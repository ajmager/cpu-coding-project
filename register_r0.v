==> flow/design.v <==
module register_r0(
	input	clk, clr, enable,
  	input	[31:0]	input_D32, input BAout,
  	output reg [31:0] output_r0
);
  wire [31:0]	output_Q32; 
  wire [31:0] BAtemp;
always @ (posedge clk) begin
if (clr) begin
	output_Q32 <= 32'h00000000;
end
else if (enable) begin
	output_Q32 <= input_D32;
  	BAtemp <= ~BAout;
  	output_r0 <= BAtemp & output_Q32;
end
end
endmodule
### Reports on register_r0

Tool output for the design above, in the order of the flow.
Line numbers count from 1 in the design file above.
Library cell names are shortened.
A cell with - has no value.

| set-up | value |
|---|---|
| design top | register_r0 |
| clock | clk |
| library | sky130hd |
| library corner | tt_025C_1v80 |

### Elaborated design

Counts by Yosys on the flattened word-level netlist (proc, flatten, opt, wreduce; memories kept). Register bits leave out memories and registers merged into their read ports (data or address); mux counts leave out enables and synchronous resets folded into registers. Print and check cells are left out. Cells with the same type and inputs are merged into one.

| storage and ports | value |
|---|---|
| register bits | 96 |
| output and inout port bits | 32 |

| operators by class | value |
|---|---|
| bitwise operators | 3 |
| reduce/logical cells | 1 |

Operators by type and width:

| kind | count |
|---|---|
| 1-bit NOT with 32-bit output | 1 |
| 32-bit bitwise AND | 1 |
| 2-bit AND reduction | 1 |
| 1-bit NOT | 1 |

### Depth

Longest topological path by Yosys (ltp), each cell counted once; first at word level (registers and memories cut), then after technology mapping (sequential cells cut; the memories' decode and read muxes count).

| depth | value |
|---|---|
| word-level depth | 2 |
| ABC_AREA | 0 |
| gate-level depth with buffers | 4 |
| gate-level depth less buffers | 2 |

### Synthesis result

Yosys stat after the flow's synthesis: flattened, memories mapped to cells. It holds for the ABC_AREA given above (unset counts as 0); a run with the other value may have another netlist.

Cell types:

| cell | count | total area (µm²) |
|---|---|---|
| edfxtp_1 | 33 | 990.95 |
| dfxtp_1 | 32 | 640.614 |
| mux2i_1 | 32 | 320.307 |
| nor2_1 | 30 | 112.608 |
| buf_12 | 3 | 60.058 |
| buf_2 | 3 | 15.014 |
| nor2_2 | 2 | 12.512 |
| buf_6 | 1 | 11.261 |
| and2_1 | 1 | 6.256 |
| nor2b_1 | 1 | 6.256 |
| clkbuf_1 | 1 | 3.754 |
| inv_1 | 1 | 3.754 |

| mapped netlist | value |
|---|---|
| cell count | 140 |
| chip area (Yosys) | 2183.3 µm² |
| sequential part of the area | 1631.6 µm² |
| flip-flops | 65 |
| buffers | 8 |

### Path before layout

Path of least setup slack by OpenSTA after synthesis, without wires, with an ideal clock, recovery checks aside; 20% of the period is set as input and as output delay. Where synthesis merged equal registers, the netlist keeps one of their names.

| path after synthesis | value |
|---|---|
| kind | in2reg |
| start | input enable |
| end | register BAtemp[0] |
| clock period | 3660 ps |
| input delay | 732 ps |
| library setup time | 427 ps |
| time at the first pin | 732 ps |
| arrival | 2521 ps |
| setup slack | 712 ps |
| path delay | 2216 ps |
| driving pins on the path | 3 |
| period reached after synthesis | 2948 ps |

"path delay" is the arrival time less input delay plus setup time.
"driving pins on the path" counts driving pins, that of a launching flip-flop among them; a cell with two outputs on the path counts twice.
"period reached after synthesis" is the clock period less the worst setup slack; recovery checks do not enter. This is arithmetic on one report: input and output delays are still those of the set period (20% each).
The rows between start and end are the longest chain of elaborated cells between them; the timing report does not say that the signal goes this way. Where chains are equally long, one stands for them.
A line is the first line of the expression or statement that the cell stems from. Yosys adds cells for indexed reads and writes and turns some case tables into memories.

| on the way, after synthesis | value |
|---|---|
| cells stage by stage | buf_6 buf_12 nor2b_1 |
| length of the longest elaborated chain | 1 |
| elaborated cells between the ends (all ways) | 1 |
| source lines of those cells | 0 |

RTL lines, path after synthesis:

| what | RTL line | text |
|---|---|---|
| start, declared | 2 | `input clk, clr, enable,` |
| 2-bit AND reduction | - |  |
| end, assigned | 14 | `BAtemp <= ~BAout;` |
| end, declared | 7 | `wire [31:0] BAtemp;` |

### Worst path after layout

Path of least setup slack in the final report of job 1 (OpenROAD, finished layout, wires in). Where an end is a register, its clock arrival counts in the times.
The path's times are printed in steps of 10 ps; the period is the one set.

| path after layout | value |
|---|---|
| kind | reg2out |
| start | register output_r0[31] |
| end | output output_r0[31] |
| clock period | 2400 ps |
| external output delay | 480 ps |
| time at the first pin | 320 ps |
| arrival | 1210 ps |
| setup slack | 710 ps |
| driving pins on the path | 2 |

| on the way, after layout | value |
|---|---|
| cells stage by stage | edfxtp_1 clkdlybuf4s50_1 |
| length of the longest elaborated chain | 0 |
| elaborated cells between the ends (all ways) | 0 |
| source lines of those cells | 0 |

RTL lines, path after layout:

| what | RTL line | text |
|---|---|---|
| start, declared | 4 | `output reg [31:0] output_r0` |
| start, assigned | 15 | `output_r0 <= BAtemp & output_Q32;` |
| end, declared | 4 |  |

Subject: flow runs of register_r0

Hi,

2 stored runs of register_r0 in the flow (synthesis by Yosys, layout by OpenROAD, sky130hd cells), in arbitrary order. Constraints: input delay and output delay 20% of the set period each, output load 0.01 pF.
"period reached" means the clock period less the worst setup slack. The figure is calculated, with input and output delays left at 20% of the set period.
"time of the worst setup path" means the part of the period allowed to the worst setup path (the constraints hold back 20% at inputs and 20% at outputs) less its slack; where the path has registers, the arrival times of their clocks count too.
"time of the worst setup path" is known to 10 ps.

## Job 1

==> flow/run.sh <==
#!/bin/bash
# the make line also repeats the synthesis and layout settings of config.mk as NAME=value (left out here)
make -C /OpenROAD-flow-scripts/flow DESIGN_CONFIG=/design/flow/config.mk WORK_HOME=/design/flow/orfs CLKGATE_MAP_FILE= finish
==> flow/config.mk <==
export PLATFORM = sky130hd
export DESIGN_NAME = register_r0
export DESIGN_NICKNAME = register_r0
export VERILOG_FILES = /design/flow/design.v
export SDC_FILE = /design/flow/constraint.sdc
export NUM_CORES = 4
export LEC_CHECK = 0
export CAP_MARGIN = 20
export CORE_MARGIN = 2
export CORE_UTILIZATION = 40
export SLEW_MARGIN = 20
==> flow/constraint.sdc <==
create_clock -name core_clock -period 2.4 [get_ports {clk}]
set_input_delay 0.4800 -clock core_clock [delete_from_list [all_inputs] [get_ports {clk}]]
set_output_delay 0.4800 -clock core_clock [all_outputs]
set_load 0.01 [all_outputs]

| result of job 1 | value |
|---|---|
| cell area after synthesis | 2183.3 µm² |
| die outline area | 6065.3 µm² |
| std-cell area (final layout) | 3036.7 µm² |
| final utilization | 58.7 % |
| worst setup slack after layout | 711 ps |
| worst hold slack after layout | 428 ps |
| period reached | 1689 ps |
| time of the worst setup path | 1210 ps |
| kind of the worst setup path | reg2out |

## Job 2

==> flow/run.sh <==
#!/bin/bash
# the make line also repeats the synthesis and layout settings of config.mk as NAME=value (left out here)
make -C /OpenROAD-flow-scripts/flow DESIGN_CONFIG=/design/flow/config.mk WORK_HOME=/design/flow/orfs CLKGATE_MAP_FILE= finish
==> flow/config.mk <==
export PLATFORM = sky130hd
export DESIGN_NAME = register_r0
export DESIGN_NICKNAME = register_r0
export VERILOG_FILES = /design/flow/design.v
export SDC_FILE = /design/flow/constraint.sdc
export NUM_CORES = 4
export LEC_CHECK = 0
export CAP_MARGIN = 15
export CORE_MARGIN = 10
export CORE_UTILIZATION = 56
export CTS_CLUSTER_DIAMETER = 374
export GPL_ROUTABILITY_DRIVEN = 1
export PLACE_DENSITY_LB_ADDON = 0.11
export SETUP_SLACK_MARGIN = 0.71
export SLEW_MARGIN = 30
==> flow/constraint.sdc <==
create_clock -name core_clock -period 2.51 [get_ports {clk}]
set_input_delay 0.5020 -clock core_clock [delete_from_list [all_inputs] [get_ports {clk}]]
set_output_delay 0.5020 -clock core_clock [all_outputs]
set_load 0.01 [all_outputs]

| result of job 2 | value |
|---|---|
| cell area after synthesis | 2183.3 µm² |
| die outline area | 6796.4 µm² |
| std-cell area (final layout) | 3039.2 µm² |
| final utilization | 81.8 % |
| worst setup slack after layout | 774 ps |
| worst hold slack after layout | 422 ps |
| period reached | 1736 ps |
| time of the worst setup path | 1230 ps |
| kind of the worst setup path | reg2out |

Regards
